==> flow/design.v <==
module triangle (x_Coordinate_1, x_Coordinate_2, y_Coordinate_1, y_Coordinate_2,
                 x_vertice_1, x_vertice_2, x_vertice_3, y_vertice_1, y_vertice_2, y_vertice_3,
					  clk, reset);
input [31:0] x_vertice_1, x_vertice_2, x_vertice_3, y_vertice_1, y_vertice_2, y_vertice_3 ;
input clk, reset ;
output reg [31:0] x_Coordinate_1, x_Coordinate_2, y_Coordinate_1, y_Coordinate_2 ;
always @ (posedge clk or posedge reset)
if(reset)
 begin
   x_Coordinate_1 = 0 ;
	x_Coordinate_2 = 0 ;
	y_Coordinate_1 = 0 ;
	y_Coordinate_2 = 0 ;
 end
else 
 begin
  if (x_Coordinate_1 == 0 && x_Coordinate_2 == 0 && y_Coordinate_1 == 0 && y_Coordinate_2 == 0)
   begin
    x_Coordinate_1 =  x_vertice_1 ;
    x_Coordinate_2 =  x_vertice_2 ;
	 y_Coordinate_1 =  y_vertice_1 ;
    y_Coordinate_2 =  y_vertice_2 ;
   end 
  else if (x_Coordinate_1 == x_vertice_2 && x_Coordinate_2 == x_vertice_3 && y_Coordinate_1 == y_vertice_2 
            && y_Coordinate_2 == y_vertice_3)
   begin
    x_Coordinate_1 =  x_vertice_1 ;
    x_Coordinate_2 =  x_vertice_2 ;
	 y_Coordinate_1 =  y_vertice_1 ;
    y_Coordinate_2 =  y_vertice_2 ;
   end 
  else if(x_Coordinate_1 == x_vertice_1 && x_Coordinate_2 == x_vertice_2 && y_Coordinate_1 == y_vertice_1
          && y_Coordinate_2 == y_vertice_2 )
   begin
    x_Coordinate_1 =  x_vertice_1 ;
    x_Coordinate_2 =  x_vertice_3 ;
	 y_Coordinate_1 =  y_vertice_1 ;
    y_Coordinate_2 =  y_vertice_3 ;
   end
  else if(x_Coordinate_1 == x_vertice_1 && x_Coordinate_2 == x_vertice_3
          && y_Coordinate_1 == y_vertice_1 && y_Coordinate_2 == y_vertice_3 )
   begin
    x_Coordinate_1 = x_vertice_2 ;
    x_Coordinate_2 = x_vertice_3 ;
	 y_Coordinate_1 = y_vertice_2 ;
    y_Coordinate_2 = y_vertice_3 ;
   end  
end
endmodule 
* Step by step through the tools: triangle
The steps from the RTL of triangle to its reports follow in flow order. Line numbers count from 1 in the design file above. The mark -- stands for no value.
Inputs: top module triangle, clock clk, cell library sky130hd, library corner tt_025C_1v80

* Word level
Source: Yosys, flattened and elaborated, memories not mapped. Widths are those after wreduce. Registers that Yosys merges into a memory's read port (data or address) are not register bits. Print and check cells do not count. Equal cells are merged and count once.
Word-level totals: register bits 128, input bits 194, output and inout port bits 128, cells after elaboration 45
Operators by class: equality and inequality tests 8, mux-type cells 16, reductions and logical operators 17
Operators by type and width (number):
- 32-bit two-way mux | 16
- 32-bit == test | 8
- 32-bit zero test | 4
- 1-bit logical AND | 12
- 4-bit nonzero test | 1

* Logic depth
Longest topological path by Yosys (ltp), each cell counted once; first at word level (registers and memories cut), then after technology mapping (sequential cells cut; the memories' decode and read muxes count).
Logic depth: depth after elaboration 8, ABC_AREA 0, depth in mapped cells 9, depth with buffers taken out 7

* Synthesis result
Yosys stat after the flow's synthesis: flattened, memories mapped to cells. It holds for the ABC_AREA given above (unset counts as 0); a run with the other value may have another netlist.
Synthesis totals: cells in the netlist 814, chip area (Yosys) 0.0094078 mm^2, area of sequential cells 0.0032031 mm^2, flip-flop cells 128, buffers 41
Cell types:
- sky130_fd_sc_hd__dfrtp_1 | number 128, total area 3.2E+03 um^2
- sky130_fd_sc_hd__xnor2_1 | number 256, total area 2242.15 um^2
- sky130_fd_sc_hd__mux2_4 | number 60, total area 900.864 um^2
- sky130_fd_sc_hd__mux2_2 | number 68, total area 765.734 um^2
- sky130_fd_sc_hd__o221a_2 | number 54, total area 608.083 um^2
- sky130_fd_sc_hd__nand3b_1 | number 64, total area 480.461 um^2
- sky130_fd_sc_hd__nand4_1 | number 76, total area 475.456 um^2
- sky130_fd_sc_hd__nor4_1 | number 50, total area 312.8 um^2
- sky130_fd_sc_hd__o221a_1 | number 10, total area 112.608 um^2
- sky130_fd_sc_hd__buf_4 | number 13, total area 97.594 um^2
- sky130_fd_sc_hd__buf_6 | number 7, total area 78.826 um^2
- sky130_fd_sc_hd__clkbuf_1 | number 20, total area 75.072 um^2
- sky130_fd_sc_hd__a2bb2oi_2 | number 1, total area 15.014 um^2
- sky130_fd_sc_hd__a21oi_2 | number 1, total area 8.758 um^2
- sky130_fd_sc_hd__or3b_1 | number 1, total area 8.758 um^2
- sky130_fd_sc_hd__nor2_1 | number 2, total area 7.507 um^2
- sky130_fd_sc_hd__nor2b_1 | number 1, total area 6.256 um^2
- sky130_fd_sc_hd__buf_2 | number 1, total area 5.005 um^2
- sky130_fd_sc_hd__inv_1 | number 1, total area 3.754 um^2

* Timing after synthesis
OpenSTA on the mapped netlist: ideal clock, no wires. The path of least setup slack (recovery checks aside). Input and output delay are each 20% of the period. Register names are those of the netlist, which keeps one name where synthesis merged equal registers.
Path after synthesis: kind input to register, start input y_vertice_3[23], end register x_Coordinate_1[0], period 4.08 ns, input delay 0.816 ns, library setup time 0.125 ns, time at the first pin 0.816 ns, arrival time 2.550 ns, required time 3.955 ns, slack 1.405 ns, delay of the path 1.859 ns, stages 9, path buffers 2, synthesis period reached 2.675 ns
"delay of the path" = arrival - input delay + setup time. "stages" counts driving pins, that of a launching flip-flop among them; a cell with two outputs on the path counts twice. "synthesis period reached" is the clock period less the worst setup slack; recovery checks do not enter. This is arithmetic on one report: input and output delays are still those of the set period (20% each). The rows between start and end are the longest chain of elaborated cells between them; the timing report does not say that the signal goes this way. Where chains are equally long, one stands for them. Each line given opens the expression or statement behind the cell; cells for indexed reads and writes are added by Yosys, which also makes memories of some case tables. A register here has more assigning lines than the two given.
On the way, after synthesis: cells stage by stage sky130_fd_sc_hd__xnor2_1 sky130_fd_sc_hd__nand4_1 sky130_fd_sc_hd__nor4_1 sky130_fd_sc_hd__nand4_1 sky130_fd_sc_hd__nor2_1 sky130_fd_sc_hd__buf_4 sky130_fd_sc_hd__buf_4 sky130_fd_sc_hd__mux2_2 sky130_fd_sc_hd__mux2_4, length of the longest elaborated chain 6, elaborated cells between the ends (all ways) 8, classes of those cells eq/ne (1); mux (4); reduce/logical (3)
Ends and longest elaborated chain, after synthesis:
- start, declared | line 4 | input [31:0] x_vertice_1, x_vertice_2, x_vertice_3, y_vertice_1, y_vertice_2, y_vertice_3 ;
- 32-bit == test | line 41 | && y_Coordinate_1 == y_vertice_1 && y_Coordinate_2 == y_vertice_3 )
- 1-bit logical AND | line 40 | else if(x_Coordinate_1 == x_vertice_1 && x_Coordinate_2 == x_vertice_3
- 32-bit two-way mux | line 40
- 32-bit two-way mux | line 32 | else if(x_Coordinate_1 == x_vertice_1 && x_Coordinate_2 == x_vertice_2 && y_Coordinate_1 == y_vertice_1
- 32-bit two-way mux | line 24 | else if (x_Coordinate_1 == x_vertice_2 && x_Coordinate_2 == x_vertice_3 && y_Coordinate_1 == y_vertice_2
- 32-bit two-way mux | line 17 | if (x_Coordinate_1 == 0 && x_Coordinate_2 == 0 && y_Coordinate_1 == 0 && y_Coordinate_2 == 0)
- end, assigned | line 19 | x_Coordinate_1 =  x_vertice_1 ;
- end, assigned | line 27 | x_Coordinate_1 =  x_vertice_1 ;
- end, declared | line 6 | output reg [31:0] x_Coordinate_1, x_Coordinate_2, y_Coordinate_1, y_Coordinate_2 ;

* Path in the finished layout
Path of least setup slack in the final report of run 1 (OpenROAD, finished layout, wires in). Where an end is a register, its clock arrival counts in the times.
Path post-layout: kind input to register, start input x_vertice_2[6], end register y_Coordinate_2[1], period 1.77 ns, input delay 0.35 ns, library setup time 0.07 ns, time at the first pin 0.35 ns, arrival time 3.38 ns, required time 2.14 ns, slack -1.24 ns, stages 10, path buffers 3
The rows between start and end are the longest chain of elaborated cells between them; the timing report does not say that the signal goes this way. Where chains are equally long, one stands for them. A register here has more assigning lines than the two given.
On the way, post-layout: cells stage by stage sky130_fd_sc_hd__clkdlybuf4s50_1 sky130_fd_sc_hd__xnor2_1 sky130_fd_sc_hd__nand4_1 sky130_fd_sc_hd__nor4_2 sky130_fd_sc_hd__nand4_1 sky130_fd_sc_hd__nor2_4 sky130_fd_sc_hd__or3b_1 sky130_fd_sc_hd__bufbuf_16 sky130_fd_sc_hd__buf_6 sky130_fd_sc_hd__o221a_1, length of the longest elaborated chain 7, elaborated cells between the ends (all ways) 12, source lines of those cells 3, classes of those cells eq/ne (2); mux (3); reduce/logical (7)
Ends and longest elaborated chain, post-layout:
- start, declared | line 4 | input [31:0] x_vertice_1, x_vertice_2, x_vertice_3, y_vertice_1, y_vertice_2, y_vertice_3 ;
- 32-bit == test | line 32 | else if(x_Coordinate_1 == x_vertice_1 && x_Coordinate_2 == x_vertice_2 && y_Coordinate_1 == y_vertice_1
- 1-bit logical AND (3 in a row) | line 32
- 32-bit two-way mux | line 32
- 32-bit two-way mux | line 24 | else if (x_Coordinate_1 == x_vertice_2 && x_Coordinate_2 == x_vertice_3 && y_Coordinate_1 == y_vertice_2
- 32-bit two-way mux | line 17 | if (x_Coordinate_1 == 0 && x_Coordinate_2 == 0 && y_Coordinate_1 == 0 && y_Coordinate_2 == 0)
- end, assigned | line 22 | y_Coordinate_2 =  y_vertice_2 ;
- end, assigned | line 30 | y_Coordinate_2 =  y_vertice_2 ;
- end, declared | line 6 | output reg [31:0] x_Coordinate_1, x_Coordinate_2, y_Coordinate_1, y_Coordinate_2 ;

Add stored flow runs of triangle

Stored flow runs of triangle (2 of them; Yosys, OpenROAD, sky130hd). They differ in their settings and are not a sequence. Constraints: input delay and output delay 20% of the set period each, output load 0.01 pF.
"period reached" = clock period - worst setup slack. The figure is calculated, with input and output delays left at 20% of the set period.
"worst path time" means the part of the period allowed to the worst setup path (the constraints hold back 20% at inputs and 20% at outputs) less its slack; where the path has registers, the arrival times of their clocks count too.
"power consumption": no workload was simulated; the value follows from the tool's default switching activity.

* Run 1 | settings: period_ns 1.77; CORE_UTILIZATION 44; CORE_ASPECT_RATIO 1.98; GPL_TIMING_DRIVEN 0; CTS_CLUSTER_SIZE 61; CAP_MARGIN 0; MAX_ROUTING_LAYER met5; CORE_MARGIN 2; SLEW_MARGIN 20 | results: synthesis area 0.0094078 mm^2; overall die area 0.0226357 mm^2; standard-cell area after layout 0.0155662 mm^2; utilization after routing 73.7 %; lowest setup slack -1.240 ns; final setup TNS -151.883 ns; power consumption 9.286 mW; period reached 3.010 ns; worst path time 2.66 ns; worst setup path kind input to register
* Run 2 | settings: period_ns 1.65; CORE_UTILIZATION 15; SETUP_SLACK_MARGIN 0.4; PLACE_DENSITY_LB_ADDON 0.18; CORE_MARGIN 4; CELL_PAD_IN_SITES_GLOBAL_PLACEMENT 0; TNS_END_PERCENT 5; CAP_MARGIN 25; MIN_ROUTING_LAYER met2; MAX_ROUTING_LAYER met5; SLEW_MARGIN 20 | results: synthesis area 0.0094078 mm^2; overall die area 0.0667886 mm^2; standard-cell area after layout 0.018549 mm^2; utilization after routing 29.9 %; lowest setup slack -1.423 ns; final setup TNS -174.395 ns; power consumption 11.572 mW; period reached 3.073 ns; worst path time 3.07 ns; worst setup path kind register to register
